==> flow/design.v <==
module FPGAControler(
	input clk,
	input reset,
	input stressGezakt,
	output [2:0] A,
	output [2:0] F,
	output err
	);
	wire Alaag;
	wire Flaag;
	wire Fhoog;
	wire res;
	wire err1;
	wire err2;
	assign err = (err1 | err2);
	pathFinder  pathfind ( clk, reset | res , stressGezakt, Alaag    , Fhoog       , Flaag, err1     );
	FAG         math     ( clk, reset       , Alaag       , Fhoog    , Flaag       , A    , F  , res, err2);
endmodule
module FAG(
	input clk,
	input reset,
	input Alaag,
	input Fhoog,
	input Flaag,
	output reg [2:0] A,
	output reg [2:0] F,
	output F0,
	output error
	);
	wire FclkDff;
	wire [2:0] Fmin;
	wire [2:0] Fplus;
	wire FhDel;
	wire FlDel;
	reg [2:0] Fcalc;
	assign F0  = (F == 0);
	delay_1 delayFh (clk,reset,Fhoog,FhDel);
	delay_1 delayFl (clk,reset,Flaag,FlDel);
	assign Fh = Fhoog &  ~F0             ;
	assign Fl = Flaag &  ~F0             ;
	assign Al = Alaag | ( F0 & ~(A==0) ) ;
	assign FclkDff = ( Fh | Fl );
	assign Fmin    = (F - 1);
	assign Fplus   = (F + 1);
	assign error = ( (A==0) & Alaag ) | ( (F==0) & Flaag );
	always @ (Flaag or Fmin or Fplus) begin
		case (Flaag)
			0: Fcalc = Fplus;
			1: Fcalc = Fmin;
		endcase
	end
	always @ (negedge clk or posedge reset) begin	 
		if (reset)
			F = 4;				
		else if (FclkDff)                 
			F = Fcalc;
	end
	always @ (negedge clk or posedge reset) begin	 
		if (reset)
			A = 4;				
		else if (Al)		    
			A = A-1;
	end
endmodule
`timescale 1ns / 1ps
module pathFinder(
	input clk,
	input reset,
	input stress,
	output Amin,
	output Fplus,
	output Fmin,
	output ERROR
	);
	wire stressDel;
	wire resetDel;
	wire AminDel;
	delay_1_1 stressDelay (clk, reset, stress, stressDel);
	delay_1   resetDelay  (clk, reset, reset,  resetDel);
	delay_n_1 AminDelay   (clk, reset, Amin,   AminDel);
	assign trigger = resetDel & ~reset;
	assign Fmin  =  stress              |  trigger;
	assign Fplus = ~stress &  stressDel & ~trigger;
	assign Amin  = ~stress & ~stressDel & ~trigger;
	assign ERROR = AminDel & Amin & ~reset;
endmodule
`timescale 1ns / 1ps
module delay_1(
    input clk,
    input reset,
    input signal,
    output q
    );
	 reg [1:0] data;
	 always @ (posedge clk or posedge reset) begin
		if (reset)
			data = 0;
		else
			data = {data[0:0],signal};
	 end
	 assign q = data[1:1];
endmodule
module delay_1_1(
    input clk,
    input reset,
    input signal,
    output q
    );
	 reg [1:0] data;
	 always @ (posedge clk or posedge reset) begin
		if (reset)
			data = 3;
		else
			data = {data[0:0],signal};
	 end
	 assign q = data[1:1];
endmodule
module delay_n_1(
    input clk,
    input reset,
    input signal,
    output q
    );
	 reg [1:0] data;
	 always @ (negedge clk or posedge reset) begin
		if (reset)
			data = 0;
		else
			data = {data[0:0],signal};
	 end
	 assign q = data[1:1];
endmodule
module delay_3(
    input clk,
    input reset,
    input [2:0] signal,
    output [2:0] q
    );
	 reg [5:0] data;
	 always @ (posedge clk or posedge reset) begin
		if (reset)
			data = 0;
		else
			data = {data[2:0],signal};
	 end
	 assign q = data[5:3];
endmodule
module delay_4(
    input clk,
    input reset,
    input [3:0] signal,
    output [3:0] q
    );
	 reg [7:0] data;
	 always @ (posedge clk or posedge reset) begin
		if (reset)
			data = 0;
		else
			data = {data[3:0],signal};
	 end
	 assign q = data[7:4];
endmodule
module delay_4_2(  
    input clk,
    input reset,
    input [3:0] signal,
    output [3:0] q
    );
	 reg [11:0] data;
	 always @ (posedge clk or posedge reset) begin
		if (reset)
			data = 0;
		else
			data = {data[7:0],signal};
	 end
	 assign q = data[11:8];
endmodule
=== Tool chain data of FPGAControler ===
What the tools print for FPGAControler, step after step.
Lines are those of the file above, counted from 1.
Library cell names are shortened.
A cell with - has no value.

* Top: FPGAControler
* Clock: clk
* Cell library: sky130hd
* Corner: tt_025C_1v80

=== Word level ===
Source: Yosys, flattened and elaborated, memories not mapped. Widths are those after wreduce. Registers that Yosys merges into a memory's read port (data or address) are not register bits. Print and check cells do not count. Equal cells are merged and count once.

* Register bits: 12
* Input bits: 3
* Output and inout bits: 7
* Word-level cells: 36

* $add $sub $neg: 3
* Multiplexer cells: 1
* Bitwise gates (word level): 25
* Reduce/logical cells: 2

{| class="wikitable"
|+ Operator list
! kind !! number
|-
| 1-bit bitwise AND || 12
|-
| 1-bit NOT || 7
|-
| 1-bit OR || 6
|-
| 3-bit by 1-bit subtractor with 3-bit output (second input constant) || 2
|-
| 3-bit zero test || 2
|-
| 3-bit parallel mux with 2-bit select || 1
|-
| 3-bit by 1-bit adder with 3-bit output (second input constant) || 1
|}

=== Depth ===
Depth = most cells in a row (Yosys ltp): at word level without a register or memory, in the mapped netlist without a sequential cell, where the memories' decode and read muxes count.

* Depth in word-level cells: 9
* ABC_AREA: 0
* Mapped depth: 8
* Mapped depth without buffers: 7

=== Netlist ===
Source: synth_stat.txt of the flow (Yosys; design flattened, memories mapped). It holds for the ABC_AREA given above (unset counts as 0); a run with the other value may have another netlist.
The area totals of this step are shown rounded.

* Cells in the netlist: 53
* Chip area (Yosys): 0.000574 mm2
* Sequential part of the area: 0.000305 mm2
* Flip-flops: 12
* Buffer cells: 1

{| class="wikitable"
|+ Cells by type
! type !! number !! area in all (um2)
|-
| dfrtn_1 || 6 || 150.144
|-
| dfstp_2 || 4 || 105.101
|-
| dfrtp_1 || 2 || 50.048
|-
| nor2_1 || 9 || 33.782
|-
| ha_1 || 2 || 25.024
|-
| a211oi_4 || 1 || 20.019
|-
| fa_1 || 1 || 20.019
|-
| mux2i_1 || 2 || 20.019
|-
| inv_1 || 5 || 18.768
|-
| nand2_1 || 5 || 18.768
|-
| o31ai_1 || 2 || 15.014
|-
| nor2b_1 || 2 || 12.512
|-
| buf_6 || 1 || 11.261
|-
| mux2_1 || 1 || 11.261
|-
| nor3_1 || 2 || 10.01
|-
| nor3_2 || 1 || 10.01
|-
| o21ai_1 || 2 || 10.01
|-
| xnor2_1 || 1 || 8.758
|}

Not listed: further types 4, cells in them 4.
By module: a second synthesis without flattening, with its own total; a netlist apart from the flattened one above.

* Cells (unflattened synthesis): 55
* Area total of the unflattened synthesis: 0.000606 mm2

Rows give one instance, submodules left out.

{| class="wikitable"
|+ By module
! module !! times used !! cells !! area (mm2) !! sequential area (mm2)
|-
| FAG || 1 || 38 || 0.000373 || 0.000153
|-
| delay_1_1 || 1 || 3 || 0.0000563 || 0.0000526
|-
| pathFinder || 1 || 6 || 0.0000563 || 0
|-
| delay_1 || 1 || 3 || 0.0000538 || 0.00005
|-
| delay_n_1 || 1 || 3 || 0.0000538 || 0.00005
|-
| FPGAControler || 1 || 2 || 0.0000125 || 0
|}

# Flow runs of FPGAControler

Flow measurements of FPGAControler on sky130hd: 2 stored runs with different settings, listed in no order. Input and output delays are each 20% of the period that was set; the output load is 0.01 pF.
"total power of the final layout": no workload was simulated; the value follows from the tool's default switching activity.
The measured numbers are rounded.

=== Record 1 ===
{| class="wikitable"
! Setting !! Value
|-
| period_ns || 5.81
|-
| CORE_UTILIZATION || 47
|-
| CAP_MARGIN || 20
|-
| CORE_MARGIN || 2
|-
| SLEW_MARGIN || 20
|-
! Result !! Value
|-
| Std-cell area (final layout) || 0.000756 mm2
|-
| Setup total negative slack || 0.000 ns
|-
| Total power of the final layout || 0.252 mW
|-
| Worst setup slack after layout || 0.198 ns
|-
| Die size || 0.00152 mm2
|-
| Yosys chip area after synthesis || 0.000574 mm2
|-
| Final utilization || 0.671
|-
| Smallest hold slack || 0.304 ns
|}

=== Record 2 ===
{| class="wikitable"
! Setting !! Value
|-
| period_ns || 5.97
|-
| CORE_UTILIZATION || 22
|-
| SETUP_SLACK_MARGIN || -0.33
|-
| PLACE_DENSITY_LB_ADDON || 0.05
|-
| TNS_END_PERCENT || 50
|-
| ABC_AREA || 1
|-
| CAP_MARGIN || 35
|-
| CORE_MARGIN || 2
|-
| SLEW_MARGIN || 20
|-
! Result !! Value
|-
| Std-cell area (final layout) || 0.000793 mm2
|-
| Setup total negative slack || 0.000 ns
|-
| Total power of the final layout || 0.403 mW
|-
| Worst setup slack after layout || 0.173 ns
|-
| Die size || 0.00318 mm2
|-
| Yosys chip area after synthesis || 0.000603 mm2
|-
| Final utilization || 0.312
|-
| Smallest hold slack || 0.316 ns
|}
